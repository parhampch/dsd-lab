==> flow/design.v <==
module UART (
    input clk,
    input [6:0] data,
    input reset,
    input send,
    output reg done,
    output reg my_bit);
    localparam IDLE = 4'b000;
    localparam START = 4'b001;
    localparam PARITY = 4'b010;
    localparam BUSY = 4'b011;
    localparam STOP = 4'b100;
    reg [2:0] current_state;
    reg [2:0] next_state;
    reg [2:0] index;
    always @(posedge clk or negedge reset) 
    begin
        if (!reset)
        begin
            current_state <= IDLE;
            my_bit <= 0;
            done <= 0;
            index = 0;
        end
		  else
		  begin
        done = 0;
        case (current_state)
        IDLE:
        begin
            my_bit = 0;
            index = 0;
            if (send)
                current_state = START;
            else
                current_state = IDLE;
        end
        START:
        begin
            my_bit = 1;
            current_state = PARITY;            
        end
        PARITY:
        begin
            my_bit = ^data;
            current_state = BUSY;
        end
        BUSY:
        begin
            my_bit = data[index];
            index = index + 1;
            if (index == 7)
                current_state = STOP;
            else
                current_state = BUSY;
        end
        STOP:
        begin
            my_bit = 0;
            done = 1;
            current_state = IDLE;
        end
        endcase    
    end
    end
endmodule
module receiver (
    input clk,
    input my_bit,
	 input reset,
    output reg [6:0] out,
    output reg correct,
    output reg done);
    localparam START = 4'b00;
    localparam PARITY = 4'b01;
    localparam BUSY = 4'b10;
    localparam STOP = 4'b11;
    reg [1:0] current_state = START;
    reg [2:0] index;
    reg [6:0] data;
    reg parity;
    always @(posedge clk or negedge reset)
	 if (!reset)
	 begin
		current_state = START;
		index = 0;
		done = 0;
		correct = 0;
	 end
	 else
    begin
        done = 0;
        correct = 0;
        case (current_state)
            START:
            begin
                index = 0;
                if (my_bit)
                    current_state = PARITY;    
                else
                    current_state = START; 
            end
            PARITY:
            begin
                current_state = BUSY;
                parity = my_bit;
            end
            BUSY:
            begin
                data[index] = my_bit;
                index = index + 1;
                if (index == 7)
                    current_state = STOP;
                else
                    current_state = BUSY;
            end
            STOP:
            begin
                done = 1;
                correct = parity == (^data);
                out = data;
                current_state = START;
            end
        endcase    
    end
endmodule
* Tool chain data of receiver
Tool output for the design above, in the order of the flow. Line numbers count from 1 in the design file above. Operators: Yosys type, input widths -> output width; for muxes data width and select width s. Library cell names are shortened. The mark -- stands for no value.
Design: top module receiver, clock input clk, library sky130hd, corner tt_025C_1v80

* After elaboration
Source: Yosys, flattened and elaborated, memories not mapped. Widths are those after wreduce. Registers that Yosys merges into a memory's read port (data or address) are not register bits. Print and check cells do not count. Equal cells are merged and count once.
Bit counts: input port bits 3, flip-flop bits (word level) 22
Cells by class: shift-type cells 2, equal/unequal tests 5, multiplexer cells 9, bitwise logic cells 6, reductions and logical operators 9, $add $sub $neg 2
Operators with widths (count):
- $mux 7 | 2
- $reduce_or 3->1 | 3
- $pmux 2 s4 | 1
- $shift 1x4->7 | 1
- $shift 1x4->7 const A | 1
- $and 7x7->7 | 1
- $or 7x7->7 | 1
- $not 7->7 | 1
- $reduce_xor 7->1 | 1
- $reduce_and 2->1 | 3
- $pmux 3 s2 | 1
- $eq 2x2->1 const B | 2
- $neg 3->4 | 1
- $pmux 1 s2 | 2
- $not 1->1 | 3
- $add 3x1->3 const B | 1
- $eq 3x3->1 const B | 1
- $mux 1 | 3
- $eq 2x1->1 const B | 1
- $logic_not 2->1 | 1
- $reduce_or 2->1 | 1
- $eq 1x1->1 | 1

* Depth
Depth = most cells in a row (Yosys ltp): at word level without a register or memory, in the mapped netlist without a sequential cell, where the memories' decode and read muxes count.
Depth: depth after elaboration 6, ABC_AREA 0, gate-level depth with buffers 6, mapped depth without buffers 6

* Synthesis result
Source: synth_stat.txt of the flow (Yosys; design flattened, memories mapped). It holds for the ABC_AREA given above (unset counts as 0); a run with the other value may have another netlist. Totals and module areas in this step are rounded.
Mapped netlist: cells in the netlist 87, flip-flops 22, sequential area 0.00063 mm2, mapped area 0.0011 mm2
Cells by type:
- edfxtp_1 | count 15, total area 450.432 um2
- dfrtp_1 | count 7, total area 175.168 um2
- ha_1 | count 12, total area 150.144 um2
- xnor2_1 | count 7, total area 61.309 um2
- nand3_1 | count 7, total area 35.034 um2
- o21ai_0 | count 7, total area 35.034 um2
- mux2_2 | count 3, total area 33.782 um2
- nand2_1 | count 7, total area 26.275 um2
- and2_1 | count 4, total area 25.024 um2
- inv_1 | count 5, total area 18.768 um2
- nor2_1 | count 5, total area 18.768 um2
- xnor2_2 | count 1, total area 16.266 um2
- xor2_2 | count 1, total area 16.266 um2
- nor4_2 | count 1, total area 12.512 um2
- buf_6 | count 1, total area 11.261 um2
- mux2_1 | count 1, total area 11.261 um2
- o2bb2ai_1 | count 1, total area 8.758 um2
- xor2_1 | count 1, total area 8.758 um2
- o211ai_1 | count 1, total area 7.507 um2

* Timing after synthesis
Path of least setup slack by OpenSTA after synthesis, without wires, with an ideal clock, recovery checks aside; 20% of the period is set as input and as output delay. Where synthesis merged equal registers, the netlist keeps one of their names.
Timing post-synthesis: path type register -> register, from reg index[0], to reg data[4], required time 1.958 ns, clock period 2.22 ns, path delay 1.826 ns, stages on the path 6, setup slack 0.394 ns, data arrival time 1.564 ns, path buffers 0, synthesis period reached 1.826 ns
"path delay" is the arrival time less input delay plus setup time. "stages on the path": output pins that drive a net of the path, with the launching flip-flop's if there is one; two outputs of one cell count as two. "synthesis period reached" is the clock period less the worst setup slack; recovery checks do not enter. This is arithmetic on one report: input and output delays are still those of the set period (20% each). The rows between start and end are the longest chain of elaborated cells between them; the timing report does not say that the signal goes this way. Where chains are equally long, one stands for them. Each line given opens the expression or statement behind the cell; cells for indexed reads and writes are added by Yosys, which also makes memories of some case tables. At most two assigning lines are given for a register; there are more.
On the way, post-synthesis: cell sequence dfrtp_1 -> inv_1 -> ha_1 -> xor2_2 -> nor4_2 -> mux2_1, length of the longest elaborated chain 6, elaborated cells between the ends (all ways) 7, RTL lines with such cells 2
Ends and longest elaborated chain, post-synthesis:
- from (decl) | line 79 | reg [2:0] index;
- from (assign) | line 86 | index = 0;
- from (assign) | line 111 | index = index + 1;
- $neg 3->4 | line 110 | data[index] = my_bit;
- $shift 1x4->7 | line 110
- $not 7->7 | line 110
- $and 7x7->7 | line 110
- $or 7x7->7 | line 110
- $mux 7 | line 94 | case (current_state)
- to (assign) | line 110
- to (decl) | line 80 | reg [6:0] data;

* Path in the finished layout
From the final timing report of run A: the path of least setup slack in the routed layout; clock arrival at registers is part of the times.
Timing after layout: path type register -> register, from reg index[0], to reg data[4], setup slack 0.20 ns, data arrival time 1.81 ns, stages on the path 6, clock period 1.95 ns, path buffers 0, required time 2.01 ns
The rows between start and end are the longest chain of elaborated cells between them; the timing report does not say that the signal goes this way. Where chains are equally long, one stands for them. At most two assigning lines are given for a register; there are more.
On the way, after layout: cell sequence dfrtp_1 -> inv_1 -> ha_1 -> xor2_2 -> nor4_2 -> mux2_1, length of the longest elaborated chain 6, elaborated cells between the ends (all ways) 7, RTL lines with such cells 2
Ends and longest elaborated chain, after layout:
- from (decl) | line 79 | reg [2:0] index;
- from (assign) | line 86 | index = 0;
- from (assign) | line 111 | index = index + 1;
- $neg 3->4 | line 110 | data[index] = my_bit;
- $shift 1x4->7 | line 110
- $not 7->7 | line 110
- $and 7x7->7 | line 110
- $or 7x7->7 | line 110
- $mux 7 | line 94 | case (current_state)
- to (assign) | line 110
- to (decl) | line 80 | reg [6:0] data;

Memo
Re: implementation data of receiver

Flow measurements of receiver on sky130hd: 2 stored runs with different settings, listed in no order. Input and output delays are each 20% of the period that was set; the output load is 0.01 pF.
By "period reached" is meant the clock period of the run minus its worst setup slack. This is arithmetic on one report: input and output delays are still those of the set period (20% each).
"worst setup path time" means the part of the period allowed to the worst setup path (the constraints hold back 20% at inputs and 20% at outputs) less its slack; where the path has registers, the arrival times of their clocks count too.
"power consumption" is the tool's figure for a default switching activity; nothing was simulated.
The results are shown rounded.

* Run A | settings: period_ns 1.95; CORE_UTILIZATION 44; PLACE_DENSITY 0.74; CELL_PAD_IN_SITES_GLOBAL_PLACEMENT 3; CAP_MARGIN 0; CORE_MARGIN 2; SLEW_MARGIN 20 | results: synthesis area 0.0011 mm2; total die area 0.003 mm2; standard-cell area after routing 0.0013 mm2; utilization after routing 53%; worst setup slack after layout 0.20 ns; sum of negative setup slack 0.000 ns; power consumption 1.6 mW; period reached 1.751 ns; worst setup path time 1.75 ns; worst setup path kind register -> register
* Run B | settings: period_ns 2.5; CORE_UTILIZATION 28; PLACE_DENSITY_LB_ADDON 0.26; CORE_MARGIN 7; CELL_PAD_IN_SITES_GLOBAL_PLACEMENT 3; CELL_PAD_IN_SITES_DETAIL_PLACEMENT 0; GPL_TIMING_DRIVEN 0; CAP_MARGIN 0; SLEW_MARGIN 20 | results: synthesis area 0.0011 mm2; total die area 0.006 mm2; standard-cell area after routing 0.0014 mm2; utilization after routing 36%; worst setup slack after layout 0.46 ns; sum of negative setup slack 0.000 ns; power consumption 1.4 mW; period reached 2.037 ns; worst setup path time 2.04 ns; worst setup path kind register -> register
