==> flow/design.v <==
module stack (
    input clk,
    input RstN,
    input [4:0] Data_In,
    input Push,
    input Pop,
    output reg [4:0] Data_Out,
    output reg Full,
    output reg Empty);
    reg [4:0] memory [9:0];
    reg [4:0] pointer;
    always @(posedge clk or negedge RstN) 
    begin
        if (!RstN)
        begin
            pointer <= 0;
            Empty <= 0;
            Full <= 0;
        end
        else 
        begin
            if(Push & ~Full)
            begin
                Empty <= 1;
                Full <= ~(pointer < 9);
                memory[pointer] <= Data_In;
                pointer <= pointer + 1;
            end
            else if (Pop & Empty) 
            begin
                Full <= 0;
                Empty <= (pointer > 1);
                Data_Out <= memory[pointer - 1];
                pointer = pointer - 1;
            end
        end
    end
endmodule
# Reports on stack
# Tool output for the design above, in the order of the flow.
# Line numbers count from 1 in the design file above.
# Library cell names are shortened.
# A cell with -- has no value.
# setup
top_module,stack
clock_port,clk
cell_library,sky130hd
lib_corner,tt_025C_1v80

# Elaborated design
# Source: Yosys, flattened and elaborated. Widths are those after wreduce. Registers that Yosys merges into a memory's read port (data or address) are not register bits. Print and check cells do not count. Equal cells are merged and count once.
# classes
multipliers,0
n_div,0
n_reduce_logical,14
cmp,2
bitwise,5
mux,7
n_eq,18
shifts,0
addsub,2
# op_table
operator,n
case mux 5 bit (select 10 bit),1
AND reduction 3 bit,11
equality test 4 x 3 -> 1 bit (second input constant),8
equality test 4 x 2 -> 1 bit (second input constant),4
equality test 4 bit (second input constant),4
two-way mux 5 bit,2
equality test 4 x 1 -> 1 bit (second input constant),2
logical NOT 4 bit,2
adder 5 x 1 -> 5 bit (second input constant),1
subtractor 5 x 1 -> 5 bit (second input constant),1
> comparator 5 x 1 -> 1 bit (second input constant),1
less-than comparator 5 x 4 -> 1 bit (second input constant),1
two-way mux 1 bit,4
inverter 1 bit,3
AND 1 bit,2
nonzero test 2 bit,1
# bits
clocked_rd_ports_x_width,0
output_inout_bits,7
mem_bits_rw,0
regBits,62
mem_count,0
mem_bits_ro,0
latch_bits,0

# Logic depth
# Yosys ltp: most cells in a row. Word level: on the elaborated netlist, between registers, memories and ports. Mapped: between sequential cells and ports; inverters and the memories' decode and read muxes count.
# depth
ltp_word,4
abc_area,0
mapped_depth,10
mapped_depth_nobuf,7

# Mapped cells and area
# The flow's flattened synthesis, as Yosys stat reports it; memories are mapped. The netlist is that of the ABC_AREA named above (0 if unset); the other value can give another one.
# mapped
cells,240
n_buf,14
ffs,62
mapped_area_mm2,0.0030066
# by_type
cell_type,n,area_total_um2
edfxtp_1,55,1.65E+03
dfrtp_1,7,175.168
mux2_2,9,101.347
ha_1,6,75.072
nand2_1,19,71.318
and2_1,10,62.56
nand3_1,10,50.048
o21ai_0,9,45.043
nor4_1,6,37.536
a221oi_1,4,35.034
xnor2_1,4,35.034
nor2_1,9,33.782
a31oi_1,5,31.28
clkbuf_1,8,30.029
inv_1,8,30.029
nor3_1,6,30.029
a22o_1,3,26.275
a32oi_1,3,26.275
# Not listed: further types 41, cells in them 59.

# Path before layout
# Source: OpenSTA report_checks on the synthesized netlist (no wires, ideal clock, input and output delay 20% of the period each), path of least setup slack; recovery checks are left aside. Register names are those of the netlist, which keeps one name where synthesis merged equal registers.
# synth_path
path_type,flip-flop to flip-flop
from,reg pointer[1]
to,reg memory[1][0]
path_stages,7
path_delay_ns,2.310
setup_time_ns,0.381
t_required_ns,1.779
clock_period_ns,2.16
arrival_time_ns,1.929
path_slack_ns,-0.150
t_first_pin_ns,0.000
period_less_setup_slack_ns,2.31
# "path_delay_ns" is the arrival time less input delay plus setup time.
# "path_stages" counts driving pins, that of a launching flip-flop among them; a cell with two outputs on the path counts twice.
# "period_less_setup_slack_ns" is the clock period less the worst setup slack; recovery checks do not enter. This is arithmetic on one report: input and output delays are still those of the set period (20% each).
# The rows between start and end are the longest chain of elaborated cells between them; the timing report does not say that the signal goes this way. Where chains are equally long, one stands for them.
# A line is the first line of the expression or statement that the cell stems from. Yosys adds cells for indexed reads and writes and turns some case tables into memories.
# At most two assigning lines are given for a register; there are more.
# synth_between
cell_sequence,dfrtp_1 > buf_2 > inv_1 > ha_1 > clkbuf_1 > inv_1 > nor4_1
elab_chain_cells,2
# synth_lines
item,line,rtl
start: declaration,11,reg [4:0] pointer;
start: assignment,27,pointer <= pointer + 1;
start: assignment,34,pointer = pointer - 1;
equality test 4 x 1 -> 1 bit,26,memory[pointer] <= Data_In;
AND reduction 3 bit,--,
end: assignment,26,
end: declaration,10,reg [4:0] memory [9:0];

# Worst path after layout
# Path of least setup slack in the final report of entry A (OpenROAD, finished layout, wires in). Where an end is a register, its clock arrival counts in the times.
# layout_path
path_type,flip-flop to flip-flop
from,reg pointer[0]
to,reg Data_Out[0]
arrival_time_ns,2.65
clock_period_ns,2.67
setup_time_ns,0.25
path_slack_ns,0.10
path_stages,8
t_required_ns,2.75
t_first_pin_ns,0.34
# The rows between start and end are the longest chain of elaborated cells between them; the timing report does not say that the signal goes this way. Where chains are equally long, one stands for them.
# At most two assigning lines are given for a register; there are more.
# layout_between
cell_sequence,dfrtp_1 > buf_4 > ha_1 > a22o_1 > a221oi_1 > o32ai_1 > a2111oi_2 > a21oi_2
elab_chain_cells,3
# layout_lines
item,line,rtl
start: declaration,11,reg [4:0] pointer;
start: assignment,27,pointer <= pointer + 1;
start: assignment,34,pointer = pointer - 1;
subtractor 5 x 1 -> 5 bit,33,Data_Out <= memory[pointer - 1];
equality test 4 bit,33,
case mux 5 bit (select 10 bit),33,
end: assignment,33,
end: declaration,7,"output reg [4:0] Data_Out,"

# 2 stored runs of stack in the flow (synthesis by Yosys, layout by OpenROAD, sky130hd cells), in arbitrary order. Constraints: input delay and output delay 20% of the set period each, output load 0.01 pF.
# "achievedPeriod_ns" is the run's clock period less its worst setup slack. It is reckoned from that one timing run; input and output delays stay at 20% of the period that was set.
# By "worst_setup_path_time_ns" is meant the share of the clock period that the worst setup path is allowed (20% is reserved at inputs, 20% at outputs), minus its slack. Clock arrival times at its registers enter into it.
# "totalPower_uw" rests on the timing tool's default activity at the inputs, not on a simulated workload.
# A setting shown as . is not set for that run.
run,period_ns,CORE_UTILIZATION,CAP_MARGIN,CORE_MARGIN,SLEW_MARGIN,SETUP_SLACK_MARGIN,PLACE_DENSITY,CORE_ASPECT_RATIO,CELL_PAD_IN_SITES_GLOBAL_PLACEMENT,ABC_AREA,GPL_TIMING_DRIVEN,GPL_ROUTABILITY_DRIVEN,CTS_CLUSTER_DIAMETER,achievedPeriod_ns,final_cell_area_mm2,worst_setup_path_time_ns,worst_setup_path_type,hold_worst_slack_ns,dieArea_mm2,setupTns_ns,fin_ws_ns,totalPower_uw,finalUtil_pct,ys_area_mm2
entry A,2.67,62,20,2,20,.,.,.,.,.,.,.,.,2.568,0.0034984,2.57,flip-flop to flip-flop,0.501,0.0054221,0.000,0.102,4054,74.6,0.0030066
entry B,4.08,28,20,2,20,0.93,0.79,1.79,0,0,1,1,378,3.046,0.003631,2.23,input port to flip-flop,0.521,0.011618,0.000,1.034,2931,34.8,0.0030066
